==> flow/design.v <==
module freq_divider(
	input	 wire			clk,					 
	output reg			out_div_10			 
);
reg[2:0] counter;
initial begin
	counter = 3'h0;
	out_div_10 = 0;
end
always @(posedge clk) begin
	if (counter == 3'h0) begin
		counter <= 3'd4;
		out_div_10 <= ~out_div_10;
	end else begin
		counter <= counter - 1'b1;
	end
end
endmodule
module main #(
	parameter DEVICE_ID = 16'h0001,
	parameter PULSEGEN_STEP_HOLD_ADDR = 6'b000001,
	parameter PULSEGEN_DIR_HOLD_ADDR = 6'b000010,
	parameter PULSEGEN_1_ADDR = 4'b0010,  
	parameter PULSEGEN_2_ADDR = 4'b0100,  
	parameter PULSEGEN_3_ADDR = 4'b0110,  
	parameter PULSEGEN_4_ADDR = 4'b1000,  
	parameter INPUTS_ADDR = 6'b100100,
	parameter OUTPUTS_ADDR = 6'b100101
)(
	input  wire        clk,                 
	input  wire        data_rw,             
	input  wire        data_ready,          
	input  wire        data_addr,           
	inout  wire[15:0]  data_io,             
	input  wire        pulse_buffer_lock,   
	output reg         pulse_buffer_empty,	 
	output wire[3:0]   stepper_pulse,       
	output wire[3:0]   stepper_dir,		    
	input  wire[15:0]  digital_inputs,      
	output reg[15:0]   digital_outputs      
);
	reg[5:0] addr;                          
	reg[4:0] pulse_period_high;             
	reg[4:0] pulse_dir_hold;
	reg[4:0] pulse_dir_hold_cnt;
	reg 		prev_pulse_clk;
	reg		data_ready_reg;
	reg      pulse_buffer_lock_reg;
	reg		prev_data_ready;
	reg[2:0] pulsegen_cs;
	reg		pulsegen_addr;
	reg 		pulsegen_data_ready;
	reg		data_addr_reg;
	reg		data_rw_reg;
	initial begin
		pulsegen_addr = 0;
		pulsegen_cs = 0;
		pulsegen_data_ready = 0;
		pulse_period_high = 0;
		pulse_dir_hold = 0;
		pulse_dir_hold_cnt = 0;
		addr = 0;
		digital_outputs = 0;
		prev_pulse_clk = 0;
		data_ready_reg = 0;
		prev_data_ready = 0;
		pulse_buffer_lock_reg = 0;
		pulse_buffer_empty = 0;
		data_addr_reg = 0;
		data_rw_reg = 0;
	end
	wire[15:0] 	data_out_gen_1, data_out_gen_2, data_out_gen_3, data_out_gen_4;
	wire[3:0] 	step_buffer_empty;
	wire[3:0]	dir_change_flag;
	assign data_io[15:0] = data_rw ? 16'hzzzz : 
		(!data_addr ? (
			(addr[5:0] == 6'b000000) ? DEVICE_ID :                        
			(addr[5:2] == PULSEGEN_1_ADDR) ? data_out_gen_1 :             
			(addr[5:2] == PULSEGEN_2_ADDR) ? data_out_gen_2 :             
			(addr[5:2] == PULSEGEN_3_ADDR) ? data_out_gen_3 :             
			(addr[5:2] == PULSEGEN_4_ADDR) ? data_out_gen_4 :             
			(addr[5:0] == PULSEGEN_STEP_HOLD_ADDR) ? pulse_period_high :  
			(addr[5:0] == PULSEGEN_DIR_HOLD_ADDR) ? pulse_dir_hold :	     
			(addr[5:0] == INPUTS_ADDR) ? digital_inputs :                 
			(addr[5:0] == OUTPUTS_ADDR) ? digital_outputs :               
			16'h0
		) : addr  
	);
	wire pulse_clk;  
	freq_divider freq_divider(.clk(clk), .out_div_10(pulse_clk)); 
	always @(posedge clk) begin
		data_ready_reg <= (data_ready > prev_data_ready);
		data_addr_reg <= data_addr;
		data_rw_reg <= data_rw;
		pulse_buffer_lock_reg <= pulse_buffer_lock;
		if (data_ready_reg && data_rw_reg) begin
			if (data_addr_reg) begin
				if (data_io[5:2] == PULSEGEN_1_ADDR) begin
					pulsegen_cs = 3'd1;
					pulsegen_addr = data_io[0];
				end else if (data_io[5:2] == PULSEGEN_2_ADDR) begin
					pulsegen_cs = 3'd2;
					pulsegen_addr = data_io[0];
				end else if (data_io[5:2] == PULSEGEN_3_ADDR) begin
					pulsegen_cs = 3'd3;
					pulsegen_addr = data_io[0];
				end else if (data_io[5:2] == PULSEGEN_4_ADDR) begin
					pulsegen_cs = 3'd4;
					pulsegen_addr = data_io[0];
				end else begin
					pulsegen_cs = 3'd0;
					pulsegen_addr = 1'b0;
					addr[5:0] <= data_io[5:0];
				end
			end else begin
				if (addr[5:0] == OUTPUTS_ADDR) begin  
					digital_outputs[15:0] <= data_io[15:0];
				end else if (addr[5:0] == PULSEGEN_STEP_HOLD_ADDR) begin
					pulse_period_high <= data_io[4:0];
				end else if (addr[5:0] == PULSEGEN_DIR_HOLD_ADDR) begin
					pulse_dir_hold <= data_io[4:0];
				end if (pulsegen_cs)	begin
					pulsegen_data_ready <= 1'b1;
				end
			end
		end else begin
			pulsegen_data_ready <= 1'b0;
		end
		if (dir_change_flag != 0) begin
			pulse_dir_hold_cnt <= pulse_dir_hold;
		end
		if (pulse_clk > prev_pulse_clk) begin
			if (pulse_dir_hold_cnt != 0) begin
				pulse_dir_hold_cnt <= pulse_dir_hold_cnt - 1'b1;
			end
		end
		pulse_buffer_empty <= (step_buffer_empty == 4'b1111) || pulse_buffer_lock;
		prev_pulse_clk <= pulse_clk;
		prev_data_ready <= data_ready;
	end
	wire pulse_dir_hold_lock;
	assign pulse_dir_hold_lock = (pulse_dir_hold_cnt != 0) || (dir_change_flag != 0);
	pulsegen pulsegen_1(
		.clk(clk),
		.data_cs(pulsegen_cs == 1),
		.data_addr(pulsegen_addr),
		.data_rw(data_rw_reg),
		.data_ready(pulsegen_data_ready),
		.data_in(data_io[15:0]),
		.data_out(data_out_gen_1),
		.pulse_clk(pulse_clk),
		.pulse(stepper_pulse[0]),
		.pulse_dir(stepper_dir[0]),
		.pulse_buffer_lock(pulse_buffer_lock_reg),
		.pulse_buffer_empty(step_buffer_empty[0]),
		.pulse_period_high(pulse_period_high),
		.pulse_dir_hold(pulse_dir_hold),
		.pulse_dir_change(dir_change_flag[0]),
		.pulse_dir_hold_lock(pulse_dir_hold_lock)
	);
	pulsegen pulsegen_2(
		.clk(clk),
		.data_cs(pulsegen_cs == 2),
		.data_addr(pulsegen_addr),
		.data_rw(data_rw_reg),
		.data_ready(pulsegen_data_ready),
		.data_in(data_io[15:0]),
		.data_out(data_out_gen_2),
		.pulse_clk(pulse_clk),
		.pulse(stepper_pulse[1]),
		.pulse_dir(stepper_dir[1]),
		.pulse_buffer_lock(pulse_buffer_lock_reg),		
		.pulse_buffer_empty(step_buffer_empty[1]),
		.pulse_period_high(pulse_period_high),
		.pulse_dir_hold(pulse_dir_hold),
		.pulse_dir_change(dir_change_flag[1]),
		.pulse_dir_hold_lock(pulse_dir_hold_lock)
	);
	pulsegen pulsegen_3(
		.clk(clk),
		.data_cs(pulsegen_cs == 3),
		.data_addr(pulsegen_addr),
		.data_rw(data_rw_reg),
		.data_ready(pulsegen_data_ready),
		.data_in(data_io[15:0]),
		.data_out(data_out_gen_3),
		.pulse_clk(pulse_clk),
		.pulse(stepper_pulse[2]),
		.pulse_dir(stepper_dir[2]),
		.pulse_buffer_lock(pulse_buffer_lock_reg),		
		.pulse_buffer_empty(step_buffer_empty[2]),
		.pulse_period_high(pulse_period_high),
		.pulse_dir_hold(pulse_dir_hold),
		.pulse_dir_change(dir_change_flag[2]),
		.pulse_dir_hold_lock(pulse_dir_hold_lock)		
	);
	pulsegen pulsegen_4(
		.clk(clk),
		.data_cs(pulsegen_cs == 4),
		.data_addr(pulsegen_addr),
		.data_rw(data_rw_reg),
		.data_ready(pulsegen_data_ready),
		.data_in(data_io[15:0]),
		.data_out(data_out_gen_4),
		.pulse_clk(pulse_clk),
		.pulse(stepper_pulse[3]),
		.pulse_dir(stepper_dir[3]),
		.pulse_buffer_lock(pulse_buffer_lock_reg),		
		.pulse_buffer_empty(step_buffer_empty[3]),
		.pulse_period_high(pulse_period_high),
		.pulse_dir_hold(pulse_dir_hold),
		.pulse_dir_change(dir_change_flag[3]),
		.pulse_dir_hold_lock(pulse_dir_hold_lock)
	);	
endmodule
module pulsegen(
	input  wire       clk,					 
	input  wire       data_rw,				 
	input  wire       data_cs,				 
	input  wire       data_ready,			 
	input  wire       data_addr,			 
	input  wire[15:0] data_in,				 
	output wire[15:0] data_out,
	input  wire       pulse_clk,			 
	output reg        pulse,				 
	output reg        pulse_dir,			 
	input  wire       pulse_buffer_lock,   
	output reg        pulse_buffer_empty,  
	input  wire[4:0]  pulse_period_high,   
	input  wire[4:0]  pulse_dir_hold,      
	input  wire       pulse_dir_hold_lock,
	output reg			pulse_dir_change
);
	reg 			prev_pulse_clk;
	reg[9:0]		pulses_count;				 
	reg[9:0]		pulses_count_buffer;
	reg[15:0]	pulse_period_low;	
	reg[15:0]	pulse_period_low_buffer;
	reg			pulse_dir_buffer;
	reg[4:0] 	pulse_period_high_cnt;	 
	reg[15:0] 	pulse_period_low_cnt;	 
	initial begin
		prev_pulse_clk = 0;
		pulses_count = 0;
		pulses_count_buffer = 0;
		pulse_dir = 0;
		pulse_dir_buffer = 0;
		pulse_period_low_buffer = 0;
		pulse_period_high_cnt = 0;
		pulse_period_low_cnt = 0;
		pulse_dir_change = 0;
		pulse_buffer_empty = 0;
		pulse = 0;
	end
	assign data_out = data_rw ? (data_addr ? {6'h0, pulses_count[9:0]} : pulse_period_low[15:0]) : 16'b0;
	always @(posedge clk) begin
		if (data_ready) begin
			if (data_cs && data_rw) begin
				if (data_addr) begin
					pulse_dir_buffer <= data_in[15];
					pulses_count_buffer <= data_in[9:0];
					pulse_buffer_empty <= 1'b0;
				end else begin
					pulse_period_low_buffer <= data_in[15:0];
				end
			end
		end
		if ((pulses_count == 0) && !pulse_buffer_lock) begin
			pulse_period_high_cnt <= pulse_period_high;
			pulse_period_low <= pulse_period_low_buffer;
			pulses_count <= pulses_count_buffer;
			pulses_count_buffer <= 0;
			pulse_buffer_empty <= 1'b1;
			pulse_dir <= pulse_dir_buffer;
			pulse_dir_change <= (pulse_dir != pulse_dir_buffer);
		end
		if (pulse_dir_change) begin
			pulse_dir_change <= 0;
		end
		if (pulse_clk > prev_pulse_clk) begin
			if ((pulses_count != 0) && !pulse_dir_hold_lock && !pulse_dir_change) begin
				if (pulse_period_high_cnt == 0) begin		 
					if (pulse_period_low_cnt == 0) begin	 
						pulses_count <= pulses_count - 1'b1;
						pulse_period_high_cnt <= pulse_period_high;
						pulse_period_low_cnt <= pulse_period_low;
						pulse <= 1'b0;
					end else begin
						pulse_period_low_cnt <= pulse_period_low_cnt - 1'b1;
						pulse <= 1'b0;
					end
				end else begin
					pulse_period_high_cnt <= pulse_period_high_cnt - 1'b1;
					pulse_period_low_cnt <= pulse_period_low;
					pulse <= 1'b1;
				end
			end else begin
				pulse <= 1'b0;
			end 
		end
		prev_pulse_clk <= pulse_clk;
	end
endmodule
== From RTL to reports: main ==
What the tools print for main, step after step.
Line numbers count from 1 in the design file above.
Operators carry their Yosys type and port widths (W data, S select, Z words).
Cell names lack the library's common part.
Not given: -

* Top module: main
* Clock input: clk
* Library: sky130hd
* Corner: tt_025C_1v80

== Word-level counts ==
Counts by Yosys on the flattened word-level netlist (proc, flatten, opt, wreduce; memories kept). Register bits leave out memories and registers merged into their read ports (data or address); mux counts leave out enables and synchronous resets folded into registers. Print and check cells are left out. Cells with the same type and inputs are merged into one.

* Elaborated cells: 262
* Memories kept: 0
* Register bits: 365
* Latch bits: 0
* Clocked read ports x word width: 0
* ROM bits: 0
* Input bits: 21
* RAM bits: 0

* Reductions and logical operators: 69
* Mux-type cells: 81
* Bitwise gates (word level): 13
* Shifts and indexed selects: 0
* Equality and inequality tests: 21
* Div/mod/pow operators: 0
* $mul: 0
* $lt $le $gt $ge: 2
* Add/subtract/negate cells: 14

{| class="wikitable"
|+ Operator list
! operator !! number
|-
| $mux W16 || 27
|-
| $mux W10 || 20
|-
| $mux W5 || 23
|-
| $sub A16 B1 Y16 const B || 4
|-
| $logic_not A16 Y1 || 4
|-
| $sub A10 B1 Y10 const B || 4
|-
| $logic_not A10 Y1 || 4
|-
| $reduce_bool A10 Y1 || 4
|-
| $reduce_and A3 Y1 || 9
|-
| $sub A5 B1 Y5 const B || 5
|-
| $logic_not A5 Y1 || 4
|-
| $logic_and A1 B1 Y1 || 17
|-
| $eq A4 B3 Y1 const B || 4
|-
| $not A1 Y1 || 13
|-
| $reduce_and A2 Y1 || 6
|-
| $eq A4 B4 Y1 const B || 3
|-
| $eq A6 B6 Y1 const B || 2
|-
| $reduce_or A2 Y1 || 4
|-
| $eq A4 B2 Y1 const B || 2
|-
| $mux W1 || 8
|-
| $logic_not A1 Y1 || 6
|-
| $eq A3 B2 Y1 const B || 2
|-
| $eq A6 B1 Y1 const B || 1
|-
| $eq A6 B2 Y1 const B || 1
|-
| $logic_not A6 Y1 || 1
|-
| $reduce_and A6 Y1 || 1
|-
| $reduce_and A5 Y1 || 1
|-
| $reduce_bool A5 Y1 || 1
|}

Other operator kinds: 13; their cells: 19.

== Logic depth ==
Longest topological path by Yosys (ltp), each cell counted once; first at word level (registers and memories cut), then after technology mapping (sequential cells cut; the memories' decode and read muxes count).

* Word-level depth: 17
* ABC_AREA: 0
* Gate-level depth with buffers: 10

== Mapped cells and area ==
Source: synth_stat.txt of the flow (Yosys; design flattened, memories mapped). It holds for the ABC_AREA given above (unset counts as 0); a run with the other value may have another netlist.
Totals and module areas in this step are rounded.

{| class="wikitable"
|+ Cell types
! cell type !! number
|-
| edfxtp_1 || 241
|-
| dfxtp_1 || 124
|-
| a21oi_1 || 104
|-
| nand2_1 || 137
|-
| mux2i_1 || 50
|-
| nor2_1 || 130
|-
| xnor2_1 || 46
|-
| o21ai_0 || 64
|-
| ha_1 || 19
|-
| nor3_1 || 38
|-
| mux2_2 || 15
|-
| xor2_1 || 19
|-
| a22oi_1 || 22
|-
| inv_1 || 43
|-
| nand2b_1 || 24
|-
| clkbuf_1 || 34
|-
| a222oi_1 || 12
|-
| nand3_1 || 23
|}

Not listed: further types 64, cells in them 245.

* Buffers: 63
* Synthesis area: 16,000 um^2
* Flip-flop cells: 365
* Area of sequential cells: 9,720 um^2
* Standard cells after synthesis: 1,390

The figures by module come from a second, unflattened synthesis with its own total; it is not the netlist above.

* Cells (unflattened synthesis): 1,561
* Area total of the unflattened synthesis: 17,500 um^2

Each row is one instance without its submodules.

{| class="wikitable"
|+ By module
! module !! area (um^2) !! times used !! cells !! seq. area (um^2)
|-
| pulsegen || 3,580 || 4 || 314 || 2,090
|-
| main || 2,980 || 1 || 291 || 1,340
|-
| freq_divider || 153 || 1 || 14 || 90.1
|}

== Timing after synthesis ==
OpenSTA on the mapped netlist: ideal clock, no wires. The path of least setup slack (recovery checks aside). Input and output delay are each 20% of the period. Register names are those of the netlist, which keeps one name where synthesis merged equal registers.

* Path kind: register to output
* From: register addr[4]
* To: output data_io[15]
* Period: 5,180 ps
* Data required time: 4,144 ps
* Delay of the path: 2,231 ps
* Stages: 8
* Buffers on the path: 2
* External output delay: 1,036 ps
* Setup slack: 1,913 ps
* Data arrival time: 2,231 ps
* Synthesis period reached: 3,267 ps

"delay of the path" = arrival - input delay + setup time.
A path that ends at an output port has no setup time.
"stages" counts driving pins, that of a launching flip-flop among them; a cell with two outputs on the path counts twice.
"synthesis period reached" = period - worst setup slack (recovery checks aside). The figure is calculated, with input and output delays left at 20% of the set period.
The rows between start and end are the longest chain of elaborated cells between them; the timing report does not say that the signal goes this way. Where chains are equally long, one stands for them.
Each line given opens the expression or statement behind the cell; cells for indexed reads and writes are added by Yosys, which also makes memories of some case tables.

* Cell sequence: edfxtp_1 buf_6 or4b_4 buf_6 nor3b_1 a222oi_1 o21a_1 nor2_1
* Cells in the longest elaborated chain: 12

{| class="wikitable"
|+ Ends and longest elaborated chain, after synthesis
! item !! line !! text
|-
| start, declared || 42 || <nowiki>reg[5:0] addr;</nowiki>
|-
| start, assigned || 113 || <nowiki>addr[5:0] <= data_io[5:0];</nowiki>
|-
| $eq A6 B6 Y1 || 85 || <nowiki>(addr[5:0] == OUTPUTS_ADDR) ? digital_outputs :</nowiki>
|-
| $mux W16 || 85 ||
|-
| $mux W16 || 84 || <nowiki>(addr[5:0] == INPUTS_ADDR) ? digital_inputs :</nowiki>
|-
| $mux W16 || 83 || <nowiki>(addr[5:0] == PULSEGEN_DIR_HOLD_ADDR) ? pulse_dir_hold :</nowiki>
|-
| $mux W16 || 82 || <nowiki>(addr[5:0] == PULSEGEN_STEP_HOLD_ADDR) ? pulse_period_high :</nowiki>
|-
| $mux W16 || 81 || <nowiki>(addr[5:2] == PULSEGEN_4_ADDR) ? data_out_gen_4 :</nowiki>
|-
| $mux W16 || 80 || <nowiki>(addr[5:2] == PULSEGEN_3_ADDR) ? data_out_gen_3 :</nowiki>
|-
| $mux W16 || 79 || <nowiki>(addr[5:2] == PULSEGEN_2_ADDR) ? data_out_gen_2 :</nowiki>
|-
| $mux W16 || 78 || <nowiki>(addr[5:2] == PULSEGEN_1_ADDR) ? data_out_gen_1 :</nowiki>
|-
| $mux W16 || 77 || <nowiki>(addr[5:0] == 6'b000000) ? DEVICE_ID :</nowiki>
|-
| $mux W16 || 76 || <nowiki>(!data_addr ? (</nowiki>
|-
| $mux W16 || 75 || <nowiki>assign data_io[15:0] = data_rw ? 16'hzzzz :</nowiki>
|-
| end, declared || 34 || <nowiki>inout wire[15:0] data_io,</nowiki>
|}

== Worst path after layout ==
From the final timing report of entry A: the path of least setup slack in the routed layout; clock arrival at registers is part of the times.
The report prints the path's times to 10 ps; the period is as set.

* Path kind: register to output
* From: register addr[3]
* To: output data_io[1]
* Data arrival time: 3,570 ps
* External output delay: 1,050 ps
* Setup slack: 640 ps
* Buffers on the path: 0
* Period: 5,270 ps
* Data required time: 4,220 ps
* Stages: 8

The rows between start and end are the longest chain of elaborated cells between them; the timing report does not say that the signal goes this way. Where chains are equally long, one stands for them.

* Cell sequence: edfxtp_1 and4bb_2 and2_1 a221oi_1 a211oi_1 o31a_1 a21oi_1 inv_1
* Cells in the longest elaborated chain: 12

{| class="wikitable"
|+ Ends and longest elaborated chain, after layout
! item !! line !! text
|-
| start, declared || 42 || <nowiki>reg[5:0] addr;</nowiki>
|-
| start, assigned || 113 || <nowiki>addr[5:0] <= data_io[5:0];</nowiki>
|-
| $eq A6 B6 Y1 || 85 || <nowiki>(addr[5:0] == OUTPUTS_ADDR) ? digital_outputs :</nowiki>
|-
| $mux W16 || 85 ||
|-
| $mux W16 || 84 || <nowiki>(addr[5:0] == INPUTS_ADDR) ? digital_inputs :</nowiki>
|-
| $mux W16 || 83 || <nowiki>(addr[5:0] == PULSEGEN_DIR_HOLD_ADDR) ? pulse_dir_hold :</nowiki>
|-
| $mux W16 || 82 || <nowiki>(addr[5:0] == PULSEGEN_STEP_HOLD_ADDR) ? pulse_period_high :</nowiki>
|-
| $mux W16 || 81 || <nowiki>(addr[5:2] == PULSEGEN_4_ADDR) ? data_out_gen_4 :</nowiki>
|-
| $mux W16 || 80 || <nowiki>(addr[5:2] == PULSEGEN_3_ADDR) ? data_out_gen_3 :</nowiki>
|-
| $mux W16 || 79 || <nowiki>(addr[5:2] == PULSEGEN_2_ADDR) ? data_out_gen_2 :</nowiki>
|-
| $mux W16 || 78 || <nowiki>(addr[5:2] == PULSEGEN_1_ADDR) ? data_out_gen_1 :</nowiki>
|-
| $mux W16 || 77 || <nowiki>(addr[5:0] == 6'b000000) ? DEVICE_ID :</nowiki>
|-
| $mux W16 || 76 || <nowiki>(!data_addr ? (</nowiki>
|-
| $mux W16 || 75 || <nowiki>assign data_io[15:0] = data_rw ? 16'hzzzz :</nowiki>
|-
| end, declared || 34 || <nowiki>inout wire[15:0] data_io,</nowiki>
|}

Record of 2 stored runs of the RTL-to-layout flow on main, platform sky130hd. The runs are unordered. Constraints: input delay and output delay 20% of the set period each, output load 0.01 pF.
By "achieved clock period" is meant the clock period of the run minus its worst setup slack. This is arithmetic on one report: input and output delays are still those of the set period (20% each).
"worst setup path time": the worst setup path's part of the clock period (all of it between registers, 20% less for each end at a port) less its slack. A launch clock that arrives late makes it longer, a capture clock that arrives late makes it shorter.
"worst setup path time" is known to 10 ps.
The measured numbers are rounded.

Entry A
==> flow/run.sh <==
#!/bin/bash
# the make line also repeats the synthesis and layout settings of config.mk as NAME=value (left out here)
make -C /OpenROAD-flow-scripts/flow DESIGN_CONFIG=/design/flow/config.mk WORK_HOME=/design/flow/orfs CLKGATE_MAP_FILE= finish
==> flow/config.mk <==
export PLATFORM = sky130hd
export DESIGN_NAME = main
export DESIGN_NICKNAME = main
export VERILOG_FILES = /design/flow/design.v
export SDC_FILE = /design/flow/constraint.sdc
export NUM_CORES = 4
export LEC_CHECK = 0
export CAP_MARGIN = 20
export CORE_MARGIN = 2
export CORE_UTILIZATION = 40
export SLEW_MARGIN = 20
==> flow/constraint.sdc <==
create_clock -name core_clock -period 5.27 [get_ports {clk}]
set_input_delay 1.0540 -clock core_clock [delete_from_list [all_inputs] [get_ports {clk}]]
set_output_delay 1.0540 -clock core_clock [all_outputs]
set_load 0.01 [all_outputs]

==> results of entry A <==
chip area after synthesis (Yosys): 16,000 um^2
die area: 41,600 um^2
utilization: 0.463
worst setup slack after layout: 641 ps
worst hold slack: 381 ps
achieved clock period: 4,629 ps
worst setup path time: 3,570 ps
worst setup path kind: register to output

Entry B
==> flow/run.sh <==
#!/bin/bash
# the make line also repeats the synthesis and layout settings of config.mk as NAME=value (left out here)
make -C /OpenROAD-flow-scripts/flow DESIGN_CONFIG=/design/flow/config.mk WORK_HOME=/design/flow/orfs CLKGATE_MAP_FILE= finish
==> flow/config.mk <==
export PLATFORM = sky130hd
export DESIGN_NAME = main
export DESIGN_NICKNAME = main
export VERILOG_FILES = /design/flow/design.v
export SDC_FILE = /design/flow/constraint.sdc
export NUM_CORES = 4
export LEC_CHECK = 0
export CAP_MARGIN = 20
export CELL_PAD_IN_SITES_DETAIL_PLACEMENT = 2
export CORE_ASPECT_RATIO = 0.99
export CORE_MARGIN = 2
export CORE_UTILIZATION = 48
export GPL_ROUTABILITY_DRIVEN = 0
export MAX_ROUTING_LAYER = met4
export MIN_ROUTING_LAYER = met2
export PLACE_DENSITY_LB_ADDON = 0.08
export SETUP_SLACK_MARGIN = 0.01
export SLEW_MARGIN = 20
==> flow/constraint.sdc <==
create_clock -name core_clock -period 2.63 [get_ports {clk}]
set_input_delay 0.5260 -clock core_clock [delete_from_list [all_inputs] [get_ports {clk}]]
set_output_delay 0.5260 -clock core_clock [all_outputs]
set_load 0.01 [all_outputs]

==> results of entry B <==
did not finish, clock tree synthesis stopped with DPL-0033
